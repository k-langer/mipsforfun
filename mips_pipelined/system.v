==> flow/design.v <==
module system ( 
    input clk, 
    input reset,
    input [31:0] IntrAddr_FL0, 
    input [31:0] IntrFill_FL0, 
    input  [31:0] PcReq_SY0, 
    output [31:0] InstrFill_SY0);
    reg [31:0] RAM[63:0];
    always @(posedge clk)
        RAM[IntrAddr_FL0[5:0]] <= IntrFill_FL0[31:0]; 
    assign InstrFill_SY0 = RAM[PcReq_SY0[7:2]];
endmodule
# Tool chain data of system

What the tools print for system, step after step.
Line numbers count from 1 in the design file above.
Library cell names are shortened.
The mark - stands for no value.

Top module: system
Clock: clk
Cell library: sky130hd
Corner: tt_025C_1v80

# Word-level counts

Yosys after proc, flatten, opt, wreduce and memory -nomap, before mapping. Enables and synchronous resets that opt folds into registers are not counted as muxes. Memory bits, and registers merged into a memory's read port (data or address), are not among the register bits. Print and check cells are not counted. Equal cells are merged and count once.
Memory sizes are those after Yosys's memory passes, which may raise the word count (mostly to a power of two), join words into wider ones and drop unused or constant bits.

Bits in registers: 0
RAM bits: 2048
Memories kept: 1
Output and inout bits: 32
Cells after elaboration: 1

Memories:

| memory | words | width | rd ports | wr ports | RTL line | source |
| RAM    | 64    | 32    | 1        | 1        | 8        | `reg [31:0] RAM[63:0];` |

# Longest topological paths

Longest topological path by Yosys (ltp), each cell counted once; first at word level (registers and memories cut), then after technology mapping (sequential cells cut; the memories' decode and read muxes count).

Depth in word-level cells: 0
ABC_AREA: 0
Gate-level depth with buffers: 9

# After synthesis

Source: synth_stat.txt of the flow (Yosys; design flattened, memories mapped). It holds for the ABC_AREA given above (unset counts as 0); a run with the other value may have another netlist.

Cell count: 3285
Synthesis area: 77511.8 µm²
Area of sequential cells: 61499.0 µm²
Flip-flops: 2048
Buffer cells: 193

Cell types:

| type     | count |
| edfxtp_1 | 2048 |
| mux4_2   | 512 |
| a221oi_1 | 66 |
| o22ai_1  | 78 |
| a22o_1   | 48 |
| nor2_1   | 112 |
| clkbuf_1 | 91 |
| mux2i_1  | 31 |
| a21oi_1  | 57 |
| a22oi_1  | 38 |
| buf_4    | 37 |
| o221ai_1 | 23 |
| buf_2    | 40 |
| buf_6    | 15 |
| nand2_1  | 22 |
| nand3b_1 | 9 |
| or3b_2   | 7 |
| a211oi_1 | 8 |

Not listed: further types 13, cells in them 43.

# Timing after synthesis

Path of least setup slack by OpenSTA after synthesis, without wires, with an ideal clock, recovery checks aside; 20% of the period is set as input and as output delay. Where synthesis merged equal registers, the netlist keeps one of their names.

Path kind: input to register
From: input port IntrAddr_FL0[5]
To: memory RAM[35][0]
Clock period: 3650 ps
External input delay: 730 ps
Library setup time: 421 ps
Time at the first pin: 730 ps
Arrival time: 2929 ps
Slack: 300 ps
Delay of the path: 2620 ps
Stages on the path: 4
Buffers on the path: 2
Period reached after synthesis: 3350 ps

"delay of the path" = arrival - input delay + setup time.
"stages on the path": output pins that drive a net of the path, with the launching flip-flop's if there is one; two outputs of one cell count as two.
"period reached after synthesis" = period - worst setup slack (recovery checks aside). The figure is calculated, with input and output delays left at 20% of the set period.

Cell sequence: clkbuf_1 or3b_2 clkbuf_1 nor2_1

Ends and longest elaborated chain, post-synthesis:

| what               | RTL line | source |
| start: declaration | 4        | `input [31:0] IntrAddr_FL0,` |
| end: declaration   | 8        | `reg [31:0] RAM[63:0];` |

Chain of elaborated cells between the ends: none given.

# Path in the finished layout

Path of least setup slack in the final report of entry A (OpenROAD, finished layout, wires in). Where an end is a register, its clock arrival counts in the times.
The path's times are printed in steps of 10 ps; the period is the one set.

Path kind: input to output
From: input port PcReq_SY0[2]
To: output port InstrFill_SY0[17]
Clock period: 4680 ps
External input delay: 940 ps
External output delay: 940 ps
Time at the first pin: 940 ps
Arrival time: 3190 ps
Slack: 550 ps
Stages on the path: 12
Buffers on the path: 7

Between the ends stands the longest chain of elaborated cells between them, by number of cells; it is not shown to be the way that was timed. Of several equally long chains one is given.
Each line given opens the expression or statement behind the cell; cells for indexed reads and writes are added by Yosys, which also makes memories of some case tables.
The chain passes a memory read, where the word-level depth is cut; so it can be longer than that depth.

Cell sequence: buf_16 buf_6 buf_16 buf_16 buf_6 mux4_2 o221ai_2 a21oi_2 a21oi_4 a221oi_1 buf_4 dlygate4sd2_1
Cells in the longest elaborated chain: 1
Elaborated cells on any way between the ends: 1
RTL lines with such cells: 1
Those cells by class: memory (1)

Ends and longest elaborated chain, after layout:

| what                      | RTL line | source |
| start: declaration        | 6        | `input  [31:0] PcReq_SY0,` |
| memory read (64 x 32 bit) | 8        | `reg [31:0] RAM[63:0];` |
| end: declaration          | 7        | `output [31:0] InstrFill_SY0);` |

Lab notebook: system

2 stored runs of system in the flow (synthesis by Yosys, layout by OpenROAD, sky130hd cells), in arbitrary order. Constraints: input delay and output delay 20% of the set period each, output load 0.01 pF.
"achieved clock period" means the clock period less the worst setup slack. The figure is calculated, with input and output delays left at 20% of the set period.
"worst path time" is the time allowed to the run's worst setup path (the clock period less input and output delay, where it has them) less its slack. Clock arrival times count: a late capture clock shortens it, a late launch clock lengthens it.
"total power after layout": no workload was simulated; the value follows from the tool's default switching activity.
"worst path time" is given in steps of 10 ps.
A setting shown as - is not set for that run.

| item                                   | entry A         | entry B         |
| period_ns                              | 4.68            | 7.27            |
| CORE_UTILIZATION                       | 36              | 47              |
| SETUP_SLACK_MARGIN                     | 0.62            | 1.07            |
| PLACE_DENSITY                          | 0.61            | -               |
| CORE_ASPECT_RATIO                      | 0.79            | 0.74            |
| TNS_END_PERCENT                        | 65              | -               |
| GPL_TIMING_DRIVEN                      | 1               | -               |
| CTS_CLUSTER_SIZE                       | 47              | -               |
| CTS_CLUSTER_DIAMETER                   | 129             | -               |
| SLEW_MARGIN                            | 10              | 20              |
| CAP_MARGIN                             | 20              | 10              |
| CORE_MARGIN                            | 2               | 2               |
| HOLD_SLACK_MARGIN                      | -               | 0.05            |
| ABC_AREA                               | -               | 0               |
| MAX_ROUTING_LAYER                      | -               | met5            |
| netlist area reported by Yosys (µm²)   | 77511.8         | 77511.8         |
| area of the die (µm²)                  | 219065.0        | 168220.0        |
| standard-cell area after routing (µm²) | 90227.8         | 87959.4         |
| final design utilization (%)           | 42.1            | 53.6            |
| smallest setup slack (ps)              | 551             | 984             |
| final setup TNS (ps)                   | 0               | 0               |
| smallest hold slack (ps)               | 559             | 1192            |
| total power after layout (W)           | 0.030344        | 0.023975        |
| achieved clock period (ps)             | 4129            | 6286            |
| worst path time (ps)                   | 2260            | 3380            |
| critical path type                     | input to output | input to output |
